==> flow/design.v <==
module cf_divider(clk, rst, fdiv, ms_f, cs_f, ds_f, sec_f);  
input clk;  
input rst;  
output reg fdiv;  
output reg ms_f;  
output reg cs_f;  
output reg ds_f;  
output reg sec_f;  
parameter trmsn_cont = 800000;   
parameter tam_tc = $clog2(trmsn_cont);
reg [$clog2(trmsn_cont)-1:0] counter;
parameter ms_cont = 50000;       
parameter tam_ms = $clog2(ms_cont);
reg [$clog2(ms_cont)-1:0] ms_counter;
parameter cs_cont = 500000;      
parameter tam_cs = $clog2(cs_cont);
reg [$clog2(cs_cont)-1:0] cs_counter;
parameter ds_cont = 5000000;     
parameter tam_ds = $clog2(ds_cont);
reg [$clog2(ds_cont)-1:0] ds_counter;
parameter sc_cont = 50000000;    
parameter tam_sc = $clog2(sc_cont);
reg [$clog2(sc_cont)-1:0] sc_counter;
always @(posedge clk or posedge rst) begin 
    if(rst) begin  
        counter <= 'd0;
        ms_counter <= 'd0;
        cs_counter <= 'd0;
        ds_counter <= 'd0;
        sc_counter <= 'd0;
        fdiv <= 1'b0;  
        ms_f <= 1'b0;
        cs_f <= 1'b0;
        ds_f <= 1'b0;
        sec_f <= 1'b0;
    end else begin  
        if (counter == trmsn_cont) begin  
            counter <= 'd0;  
            fdiv <= ~fdiv;  
        end else begin  
            counter <= counter+1;
        end
        if (ms_counter == ms_cont) begin  
            ms_counter <= 'd0;
            ms_f <= ~ms_f;
        end else begin
            ms_counter <= ms_counter+1;
        end
        if (cs_counter == cs_cont) begin     
            cs_counter <= 'd0;
            cs_f <= ~cs_f;
        end else begin
            cs_counter <= cs_counter+1; 
        end
        if (ds_counter == ds_cont) begin      
            ds_counter <= 'd0;
            ds_f <= ~ds_f;  
        end else begin
            ds_counter <= ds_counter+1;
        end
        if (sc_counter == sc_cont) begin     
            sc_counter <= 'd0;
            sec_f <= ~sec_f;
        end else begin
            sc_counter <= sc_counter+1;
        end
    end
end
endmodule
module Crono (sdcm, SSeg, an);
  input [1:0] sdcm;
  output reg [0:6] SSeg;
  output [3:0] an;
  reg [3:0] an_reg;
  assign an = an_reg;
  always @ (*) begin
    case(sdcm)
        2'b00: an_reg = 4'b1110;  
        2'b01: an_reg = 4'b1100;  
        2'b10: an_reg = 4'b1000;  
        2'b11: an_reg = 4'b0000;  
        default:
        an_reg=4'b1110;  
    endcase
  end
endmodule
* Reports on cf_divider
Tool output for the design above, in the order of the flow. Lines are those of the file above, counted from 1. Operators: Yosys type, input widths -> output width; for muxes data width and select width s. Cell names lack the library's common part. Not given: --
Inputs: design top cf_divider, clock port clk, standard-cell library sky130hd, library corner tt_025C_1v80

* Elaborated design
Yosys after proc, flatten, opt, wreduce and memory -nomap, before mapping. Enables and synchronous resets that opt folds into registers are not counted as muxes. Memory bits, and registers merged into a memory's read port (data or address), are not among the register bits. Print and check cells are not counted. Equal cells are merged and count once.
Bit counts: flip-flop bits (word level) 109, bits of input ports 2, output and inout port bits 5, elaborated cells 30
Cells by class: $add $sub $neg 5, eq/ne operators 5, mux-type cells 5, bitwise operators 5
Operator list (number):
- $add 26x1->26 const B | 1
- $eq 26x26->1 const B | 1
- $mux 26 | 1
- $add 23x1->23 const B | 1
- $eq 23x23->1 const B | 1
- $mux 23 | 1
- $add 20x1->20 const B | 1
- $eq 20x20->1 const B | 1
- $mux 20 | 1
- $add 19x1->19 const B | 1
- $eq 19x19->1 const B | 1
- $mux 19 | 1
- $add 16x1->16 const B | 1
- $eq 16x16->1 const B | 1
- $mux 16 | 1
- $not 1->1 | 5

* Logic depth
Longest topological path by Yosys (ltp), each cell counted once; first at word level (registers and memories cut), then after technology mapping (sequential cells cut; the memories' decode and read muxes count).
Depth: depth after elaboration 2, ABC_AREA 0, gate-level depth with buffers 7, gate-level depth less buffers 7

* Synthesis result
Source: synth_stat.txt of the flow (Yosys; design flattened, memories mapped). It holds for the ABC_AREA given above (unset counts as 0); a run with the other value may have another netlist.
Cell types:
- dfrtp_1 | number 109, area in all 2.73E+03 um^2
- xnor2_1 | number 47, area in all 411.645 um^2
- xor2_1 | number 40, area in all 350.336 um^2
- nor2_1 | number 70, area in all 262.752 um^2
- nand3_1 | number 46, area in all 230.221 um^2
- nand4_1 | number 27, area in all 168.912 um^2
- ha_1 | number 10, area in all 125.12 um^2
- nand2_1 | number 33, area in all 123.869 um^2
- inv_1 | number 19, area in all 71.318 um^2
- and4_1 | number 7, area in all 61.309 um^2
- nor3_1 | number 11, area in all 55.053 um^2
- and3_1 | number 8, area in all 50.048 um^2
- mux2i_1 | number 5, area in all 50.048 um^2
- nor4b_1 | number 5, area in all 43.792 um^2
- nor4_4 | number 2, area in all 42.541 um^2
- nand3b_1 | number 5, area in all 37.536 um^2
- nor4_2 | number 3, area in all 37.536 um^2
- nand2b_1 | number 5, area in all 31.28 um^2
Other cell types: 22; their cells: 44.
Synthesis totals: cells in the netlist 496, cell area after synthesis 5216.3 um^2, sequential area 2727.6 um^2, flip-flop cells 109, buffer cells 6

* Timing after synthesis
Path of least setup slack by OpenSTA after synthesis, without wires, with an ideal clock, recovery checks aside; 20% of the period is set as input and as output delay. Where synthesis merged equal registers, the netlist keeps one of their names.
Timing path post-synthesis: path kind flip-flop to flip-flop, from register ms_counter[0], to register ms_counter[14], clock period 2.98 ns, setup time 0.124 ns, time at the first pin 0.000 ns, arrival 1.500 ns, required time 2.856 ns, slack 1.356 ns, path delay 1.624 ns, driving pins on the path 8, path buffers 0, period reached after synthesis 1.624 ns
"path delay" is the arrival time less input delay plus setup time. "driving pins on the path": output pins that drive a net of the path, with the launching flip-flop's if there is one; two outputs of one cell count as two. "period reached after synthesis" = period - worst setup slack (recovery checks aside). The figure is calculated, with input and output delays left at 20% of the set period. The rows between start and end are the longest chain of elaborated cells between them; the timing report does not say that the signal goes this way. Where chains are equally long, one stands for them. A line is the first line of the expression or statement that the cell stems from. Yosys adds cells for indexed reads and writes and turns some case tables into memories. A register here has more assigning lines than the two given.
On the way, post-synthesis: path through dfrtp_1 inv_1 ha_1 nor4b_1 nand4b_1 nor3_4 nand2b_1 mux2i_1, length of the longest elaborated chain 2, elaborated cells on any way between the ends 3, source lines of those cells 2, those cells by class add/sub (1); eq/ne (1); mux (1)
Ends and longest elaborated chain, post-synthesis:
- start: declaration | line 14 | reg [$clog2(ms_cont)-1:0] ms_counter;
- start: assignment | line 27 | ms_counter <= 'd0;
- start: assignment | line 47 | ms_counter <= ms_counter+1;
- $add 16x1->16 | line 47
- $mux 16 | line 43 | if (ms_counter == ms_cont) begin
- end: assignment | line 44 | ms_counter <= 'd0;
- end: assignment | line 47
- end: declaration | line 14

* Path in the finished layout
From the final timing report of entry A: the path of least setup slack in the routed layout; clock arrival at registers is part of the times.
Timing path post-layout: path kind flip-flop to flip-flop, from register ds_counter[15], to register ds_counter[18], clock period 3.19 ns, setup time 0.11 ns, time at the first pin 0.34 ns, arrival 2.13 ns, required time 3.42 ns, slack 1.29 ns, driving pins on the path 7, path buffers 1
The rows between start and end are the longest chain of elaborated cells between them; the timing report does not say that the signal goes this way. Where chains are equally long, one stands for them. A register here has more assigning lines than the two given.
On the way, post-layout: path through dfrtp_1 nor4b_1 nand4_1 nor4_2 buf_2 nand3b_1 o21ai_1, length of the longest elaborated chain 2, elaborated cells on any way between the ends 3, source lines of those cells 2, those cells by class add/sub (1); eq/ne (1); mux (1)
Ends and longest elaborated chain, post-layout:
- start: declaration | line 20 | reg [$clog2(ds_cont)-1:0] ds_counter;
- start: assignment | line 29 | ds_counter <= 'd0;
- start: assignment | line 59 | ds_counter <= ds_counter+1;
- $add 23x1->23 | line 59
- $mux 23 | line 55 | if (ds_counter == ds_cont) begin
- end: assignment | line 56 | ds_counter <= 'd0;
- end: assignment | line 59
- end: declaration | line 20

2 stored runs of cf_divider in the flow (synthesis by Yosys, layout by OpenROAD, sky130hd cells), in arbitrary order. Constraints: input delay and output delay 20% of the set period each, output load 0.01 pF.
By "achieved clock period" is meant the clock period of the run minus its worst setup slack. This is arithmetic on one report: input and output delays are still those of the set period (20% each).
By "total power of the final layout" is meant OpenSTA's value without simulated activity: inputs other than the clock are taken to toggle once in ten clock periods, and the tool carries that through the logic.

* Entry A | settings: period_ns 3.19; CORE_UTILIZATION 43; PLACE_DENSITY_LB_ADDON 0.23; CORE_ASPECT_RATIO 0.51; CORE_MARGIN 8; GPL_TIMING_DRIVEN 0; CTS_CLUSTER_DIAMETER 44; CAP_MARGIN 25; MAX_ROUTING_LAYER met5; SLEW_MARGIN 20 | results: synthesis area 5216.3 um^2; area of the die 16112.6 um^2; standard-cell area after layout 5855.6 um^2; smallest setup slack 1.287 ns; setup total negative slack 0.000 ns; total power of the final layout 2.546 mW; achieved clock period 1.903 ns
* Entry B | settings: period_ns 1.79; SETUP_SLACK_MARGIN 0.13; CAP_MARGIN 20; CORE_MARGIN 2; CORE_UTILIZATION 40; SLEW_MARGIN 20 | results: synthesis area 5216.3 um^2; area of the die 13970.1 um^2; standard-cell area after layout 6438.7 um^2; smallest setup slack 0.142 ns; setup total negative slack 0.000 ns; total power of the final layout 4.411 mW; achieved clock period 1.648 ns
