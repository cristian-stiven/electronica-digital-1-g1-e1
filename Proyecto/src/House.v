==> flow/design.v <==
module BTr (
    input wire clk,               
    input wire reset,             
    input wire rx,                
    output reg [7:0] data_out,    
    output reg ready              
);
    parameter CLK_FREQ = 50000000;  
    parameter BAUD_RATE = 9600;     
    localparam BAUD_COUNT = (CLK_FREQ / (BAUD_RATE * 16)) - 1;
    reg [15:0] baud_counter;        
    reg [3:0] bit_index;            
    reg [7:0] data_reg;             
    reg [1:0] state;                
    localparam IDLE = 2'b00,        
               RECEIVE_START = 2'b01,  
               RECEIVE_DATA = 2'b10,   
               RECEIVE_STOP = 2'b11;   
    always @(posedge clk or posedge reset) begin
        if (reset) begin
            data_out <= 0;           
            ready <= 0;              
            baud_counter <= 0;       
            bit_index <= 0;          
            state <= IDLE;           
        end else begin
            case (state)
                IDLE: begin
                    if (rx == 0) begin   
                        baud_counter <= 0;  
                        state <= RECEIVE_START;  
                    end
                end
                RECEIVE_START: begin
                    if (baud_counter < BAUD_COUNT) begin
                        baud_counter <= baud_counter + 1;  
                    end else begin
                        baud_counter <= 0;  
                        state <= RECEIVE_DATA;  
                        bit_index <= 0;  
                    end
                end
                RECEIVE_DATA: begin
                    if (baud_counter < BAUD_COUNT) begin
                        baud_counter <= baud_counter + 1;  
                    end else begin
                        baud_counter <= 0;  
                        data_reg[bit_index] <= rx;  
                        if (bit_index < 7) begin
                            bit_index <= bit_index + 1;  
                        end else begin
                            state <= RECEIVE_STOP;  
                        end
                    end
                end
                RECEIVE_STOP: begin
                    if (baud_counter < BAUD_COUNT) begin
                        baud_counter <= baud_counter + 1;  
                    end else begin
                        ready <= 1;            
                        data_out <= data_reg;  
                        state <= IDLE;         
                    end
                end
            endcase
        end
    end
endmodule
module BTt (
    input wire clk,               
    input wire reset,             
    input wire [7:0] data_in,     
    input wire send,              
    output reg tx,                
    output reg busy               
);
    parameter CLK_FREQ = 50000000;  
    parameter BAUD_RATE = 9600;     
    localparam BAUD_COUNT = (CLK_FREQ / (BAUD_RATE * 16)) - 1;
    reg [3:0] bit_index;           
    reg [15:0] baud_counter;        
    reg [7:0] data_reg;             
    localparam IDLE = 2'b00,        
               SEND_START = 2'b01,  
               SEND_DATA = 2'b10,   
               SEND_STOP = 2'b11;   
    reg [1:0] state;                
    always @(posedge clk or posedge reset) begin
        if (reset) begin
            tx <= 1;                 
            busy <= 0;               
            state <= IDLE;           
            baud_counter <= 0;       
            bit_index <= 0;          
        end else begin
            case (state)
                IDLE: begin
                    if (send && !busy) begin
                        data_reg <= data_in;   
                        busy <= 1;             
                        baud_counter <= 0;     
                        state <= SEND_START;   
                        tx <= 0;               
                    end
                end
                SEND_START: begin
                    if (baud_counter < BAUD_COUNT) begin
                        baud_counter <= baud_counter + 1;  
                    end else begin
                        baud_counter <= 0;         
                        state <= SEND_DATA;       
                        bit_index <= 0;           
                    end
                end
                SEND_DATA: begin
                    if (baud_counter < BAUD_COUNT) begin
                        baud_counter <= baud_counter + 1;  
                    end else begin
                        baud_counter <= 0;                     
                        tx <= data_reg[bit_index];            
                        if (bit_index < 7) begin
                            bit_index <= bit_index + 1;       
                        end else begin
                            state <= SEND_STOP;               
                        end
                    end
                end
                SEND_STOP: begin
                    if (baud_counter < BAUD_COUNT) begin
                        baud_counter <= baud_counter + 1;  
                    end else begin
                        tx <= 1;                
                        busy <= 0;              
                        state <= IDLE;          
                    end
                end
            endcase
        end
    end
endmodule
`timescale 1ns / 1ps
module House (
    input wire clk,                 
    input wire reset,               
    input wire rx,                  
    output wire tx,                 
    input wire motion_detected,     
    input wire TopeA,               
    input wire TopeB,               
    output reg motor_up,            
    output reg motor_down,          
    output reg buzzer,              
    output reg led1,                
    output reg led2,                
    output reg led3                 
);
    reg [7:0] data_out;             
    wire ready;                     
    wire [7:0] data_in;             
    wire busy;                      
    wire TopeA_S;                   
    wire TopeB_S;                   
    reg [1:0] motor_cmd;            
    reg [2:0] led_cmd;              
    wire [2:0] leds;                
    BTr receiver (
        .clk(clk),
        .reset(reset),
        .rx(rx),
        .data_out(data_in),         
        .ready(ready)
    );
    BTt transmitter (
        .clk(clk),
        .reset(reset),
        .data_in(data_out),         
        .send(ready),               
        .tx(tx),
        .busy(busy)
    );
    Leds led_controller (
        .clk(clk),
        .reset(reset),
        .cmd(led_cmd),              
        .leds(leds)                 
    );
    Motor motor_controller (
        .clk(clk),
        .reset(reset),
        .cmd(motor_cmd),            
        .TopeA(TopeA),              
        .TopeB(TopeB),              
        .TopeA_S(TopeA_S),          
        .TopeB_S(TopeB_S)           
    );
    Move motion_detector (
        .clk(clk),
        .reset(reset),
        .motion_detected(motion_detected)  
    );
    always @(posedge clk or posedge reset) begin
        if (reset) begin
            motor_cmd <= 2'b00;  
            led_cmd <= 3'b000;    
            motor_up <= 1'b0;      
            motor_down <= 1'b0;    
            buzzer <= 1'b0;        
            led1 <= 1'b0;          
            led2 <= 1'b0;          
            led3 <= 1'b0;          
        end else begin
            motor_cmd <= data_in[1:0];  
            led_cmd <= data_in[7:5];  
            motor_up <= (motor_cmd == 2'b01);    
            motor_down <= (motor_cmd == 2'b10);  
            buzzer <= motion_detected;
            led1 <= leds[0];
            led2 <= leds[1];
            led3 <= leds[2];
        end
    end
    always @(posedge clk or posedge reset) begin
        if (reset) begin
            data_out <= 8'b00000000;  
        end else begin
            data_out[7:5] <= leds;     
            data_out[4]   <= TopeA_S;  
            data_out[3]   <= TopeB_S;  
            data_out[2:0] = 3'b000;    
        end
    end
endmodule
module Leds (
    input wire clk,               
    input wire reset,             
    input wire [2:0] cmd,         
    output reg [2:0] leds         
);
    parameter CLK_FREQ = 50000000;  
    parameter LED_TOGGLE_TIME = 30;  
    localparam COUNT_MAX = CLK_FREQ * LED_TOGGLE_TIME;  
    reg [31:0] counter;            
    reg toggle;                    
    always @(posedge clk or posedge reset) begin
        if (reset) begin
            leds <= 3'b000;          
            counter <= 0;            
            toggle <= 0;             
        end else begin
            if (counter < COUNT_MAX - 1) begin
                counter <= counter + 1;  
            end else begin
                counter <= 0;            
                toggle <= ~toggle;       
            end
            if (toggle) begin
                leds <= 3'b111;          
            end else begin
                leds <= 3'b000;          
            end
            if (cmd) begin
                leds <= cmd;             
            end
        end
    end
endmodule
module Motor (
    input wire clk,                 
    input wire reset,               
    input wire [1:0] cmd,           
    input wire TopeA,               
    input wire TopeB,               
    output reg motor_up,            
    output reg motor_down,          
    output reg TopeA_S,             
    output reg TopeB_S              
);
    always @(posedge clk or posedge reset) begin
        if (reset) begin
            motor_up <= 0;
            motor_down <= 0;
            TopeA_S <= 0;
            TopeB_S <= 0;
        end else begin
            TopeA_S <= TopeA;  
            TopeB_S <= TopeB;  
            case (cmd)
                2'b01: begin  
                    if (!TopeA) begin  
                        motor_up <= 1;   
                        motor_down <= 0;  
                    end else begin
                        motor_up <= 0;    
                    end
                end
                2'b10: begin  
                    if (!TopeB) begin  
                        motor_down <= 1;  
                        motor_up <= 0;    
                    end else begin
                        motor_down <= 0;  
                    end
                end
                default: begin  
                    motor_up <= 0;      
                    motor_down <= 0;    
                end
            endcase
        end
    end
endmodule
module Move (
    input wire clk,                
    input wire reset,              
    input wire motion_detected,    
    output reg buzzer              
);
    parameter DEBOUNCE_TIME = 2500;  
    reg [11:0] debounce_counter;  
    reg motion_state;             
    always @(posedge clk or posedge reset) begin
        if (reset) begin
            buzzer <= 0;            
            debounce_counter <= 0;  
            motion_state <= 0;      
        end else begin
            if (motion_detected) begin
                if (debounce_counter < DEBOUNCE_TIME) begin
                    debounce_counter <= debounce_counter + 1;  
                end else begin
                    motion_state <= 1;  
                end
            end else begin
                debounce_counter <= 0;  
                motion_state <= 0;       
            end
            buzzer <= motion_state;
        end
    end
endmodule
From RTL to reports: House
What the tools print for House, step after step.
Lines are those of the file above, counted from 1.
Operators: Yosys type, input widths -> output width; for muxes data width and select width s.
Cell names lack the library's common part.
Not given: -

set-up
  design top = House
  clock = clk
  cell library = sky130hd
  timing corner = tt_025C_1v80

Word-level counts
Source: Yosys, flattened and elaborated, memories not mapped. Widths are those after wreduce. Registers that Yosys merges into a memory's read port (data or address) are not register bits. Print and check cells do not count.

word-level totals
  register bits = 122
  bits of input ports = 6
  output and inout bits = 7
  elaborated cells = 134

operators by class
  add/sub/neg operators = 6
  order comparisons = 5
  equal/unequal tests = 22
  shift-type cells = 3
  mux-type cells = 40
  bitwise gates (word level) = 7
  reductions and logical operators = 25

operators with widths
  operator               count
  $pmux 16 s3            2
  $mux 16                6
  $add 16x1->16 const B  2
  $lt 16x9->1 const B    2
  $add 32x1->32 const B  1
  $lt 32x31->1 const B   1
  $mux 32                1
  $mux 4                 6
  $mux 2                 10
  $ne 2x2->1 const B     9
  $pmux 4 s2             2
  $pmux 2 s4             2
  $mux 8                 2
  $reduce_and 3->1       5
  $reduce_and 4->1       3
  $reduce_and 6->1       2
  $ne 2x1->1 const B     5
  $eq 2x2->1 const B     5
  $shift 1x5->8          1
  $shift 1x5->8 const A  1
  $add 4x1->4 const B    2
  $lt 4x3->1 const B     2
  $reduce_bool 4->1      2
  $shiftx 8x4->1         1
  $and 8x8->8            1
  $or 8x8->8             1
  $not 8->8              1
  $eq 2x1->1 const B     3

Other operator kinds: 14; their cells: 27.

Logic depth
Longest topological path by Yosys (ltp), each cell counted once; first at word level (registers and memories cut), then after technology mapping (sequential cells cut; the memories' decode and read muxes count).

logic depth
  word-level depth = 7
  ABC_AREA = 0
  gate-level depth with buffers = 8
  mapped depth without buffers = 7

Mapped cells and area
Source: synth_stat.txt of the flow (Yosys; design flattened, memories mapped). It holds for the ABC_AREA given above (unset counts as 0); a run with the other value may have another netlist.
Totals and module areas in this step are rounded.

cell types
  cell type  count  area in all (um^2)
  dfrtp_1    104    2.6E+03
  edfxtp_1   10     300.288
  nor2_1     56     210.202
  nand2_1    55     206.448
  xor2_1     19     166.41
  o21ai_0    31     155.149
  nand3_1    24     120.115
  ha_1       9      112.608
  a22o_1     11     96.342
  a21oi_1    18     90.086
  nand4_1    14     87.584
  and3_1     13     81.328
  dfstp_2    3      78.826
  inv_1      21     78.826
  mux2_2     7      78.826
  nor2b_1    12     75.072
  nor3_1     13     65.062
  xnor2_1    7      61.309

Other cell types: 44; their cells: 104.

mapped netlist
  mapped cells = 531
  chip area (Yosys) = 0.005455 mm^2
  area of sequential cells = 0.002982 mm^2
  flip-flop cells = 117
  buffers = 15

By module: a second synthesis without flattening, with its own total; a netlist apart from the flattened one above.

second synthesis, totals
  cells (unflattened synthesis) = 547
  area total of the unflattened synthesis = 0.006 mm^2

Each row is one instance without its submodules.

by module
  module  times used  cells  area (mm^2)  seq. area (mm^2)
  BTr     1           195    0.002092     0.001067
  Leds    1           181    0.001812     0.0009009
  BTt     1           143    0.001612     0.0008934
  House   1           17     0.0003478    0.0003253
  Motor   1           11     0.0001364    0.0001001

Path before layout
OpenSTA on the mapped netlist: ideal clock, no wires. The path of least setup slack (recovery checks aside). Input and output delay are each 20% of the period. Register names are those of the netlist, which keeps one name where synthesis merged equal registers.

timing after synthesis
  kind = reg-to-reg
  start point = reg receiver.baud_counter[11]
  end point = reg receiver.baud_counter[7]
  clock period = 2290 ps
  setup time = 75 ps
  time at the first pin = 0 ps
  arrival time = 1946 ps
  data required time = 2215 ps
  setup slack = 268 ps
  path delay = 2021 ps
  stages = 9
  path buffers = 2
  period reached after synthesis = 2022 ps

"path delay" is the arrival time less input delay plus setup time.
"stages" counts driving pins, that of a launching flip-flop among them; a cell with two outputs on the path counts twice.
"period reached after synthesis" = period - worst setup slack (recovery checks aside). The figure is calculated, with input and output delays left at 20% of the set period.
Between the ends stands the longest chain of elaborated cells between them, by number of cells; it is not shown to be the way that was timed. Of several equally long chains one is given.
Each line given opens the expression or statement behind the cell; cells for indexed reads and writes are added by Yosys, which also makes memories of some case tables.
At most two assigning lines are given for a register; there are more.

on the way, after synthesis
  cell sequence = dfrtp_1 -> or3_1 -> buf_6 -> a2bb2oi_2 -> and3_1 -> buf_6 -> inv_6 -> or4_4 -> a21oi_2
  cells in the longest elaborated chain = 3
  elaborated cells on any way between the ends = 6
  those cells by class = compare (1); eq/ne (1); mux (3); reduce/logical (1)

RTL lines, path after synthesis
  element        line  source
  from (decl)    11    reg [15:0] baud_counter;
  from (assign)  36    baud_counter <= baud_counter + 1;
  from (assign)  45    baud_counter <= baud_counter + 1;
  $lt 16x9->1    57    if (baud_counter < BAUD_COUNT) begin
  $mux 16        57
  $pmux 16 s3    27    case (state)
  to (assign)    36
  to (assign)    45
  to (decl)      11

Path in the finished layout
From the final timing report of stored run 1: the path of least setup slack in the routed layout; clock arrival at registers is part of the times.
The path's times are printed in steps of 10 ps; the period is the one set.

timing post-layout
  kind = reg-to-reg
  start point = reg transmitter.baud_counter[4]
  end point = reg transmitter.baud_counter[6]
  clock period = 1520 ps
  setup time = 70 ps
  time at the first pin = 410 ps
  arrival time = 2280 ps
  data required time = 1860 ps
  setup slack = -410 ps
  stages = 6
  path buffers = 0

Between the ends stands the longest chain of elaborated cells between them, by number of cells; it is not shown to be the way that was timed. Of several equally long chains one is given.
At most two assigning lines are given for a register; there are more.

on the way, post-layout
  cell sequence = dfrtp_1 -> nor4_2 -> nor2_2 -> o41a_1 -> or4_1 -> a21oi_2
  cells in the longest elaborated chain = 3
  elaborated cells on any way between the ends = 7
  those cells by class = add/sub (1); compare (1); eq/ne (1); mux (3); reduce/logical (1)

RTL lines, path post-layout
  element        line  source
  from (decl)    81    reg [15:0] baud_counter;
  from (assign)  108   baud_counter <= baud_counter + 1;
  from (assign)  117   baud_counter <= baud_counter + 1;
  $add 16x1->16  130   baud_counter <= baud_counter + 1;
  $mux 16        129   if (baud_counter < BAUD_COUNT) begin
  $pmux 16 s3    96    case (state)
  to (assign)    108
  to (assign)    117
  to (decl)      81

Appendix: measured runs

2 stored runs of House in the flow (synthesis by Yosys, layout by OpenROAD, sky130hd cells), in arbitrary order. Constraints: input delay and output delay 20% of the set period each, output load 0.01 pF.
By "clock period achieved" is meant the clock period of the run minus its worst setup slack. This is arithmetic on one report: input and output delays are still those of the set period (20% each).
The measured numbers are rounded.
Among the settings, n/a means not set for that run.

setting or result                          stored run 1  stored run 2
period_ns                                  1.52          1.44
CORE_UTILIZATION                           48            51
PLACE_DENSITY                              0.61          n/a
CORE_ASPECT_RATIO                          0.7           n/a
ABC_AREA                                   0             n/a
CTS_CLUSTER_SIZE                           80            n/a
MIN_ROUTING_LAYER                          met1          n/a
MAX_ROUTING_LAYER                          met4          n/a
CAP_MARGIN                                 20            20
CORE_MARGIN                                2             6
SLEW_MARGIN                                20            25
PLACE_DENSITY_LB_ADDON                     n/a           0.07
HOLD_SLACK_MARGIN                          n/a           0.26
CELL_PAD_IN_SITES_GLOBAL_PLACEMENT         n/a           0
TNS_END_PERCENT                            n/a           25
GPL_TIMING_DRIVEN                          n/a           1
CTS_CLUSTER_DIAMETER                       n/a           28
synthesized cell area (mm^2)               0.005455      0.005455
area of the die (mm^2)                     0.01225       0.01332
std-cell area (final layout) (mm^2)        0.008409      0.008097
lowest setup slack (ps)                    -413          -547
worst hold slack in the final report (ps)  338           346
clock period achieved (ps)                 1933          1987
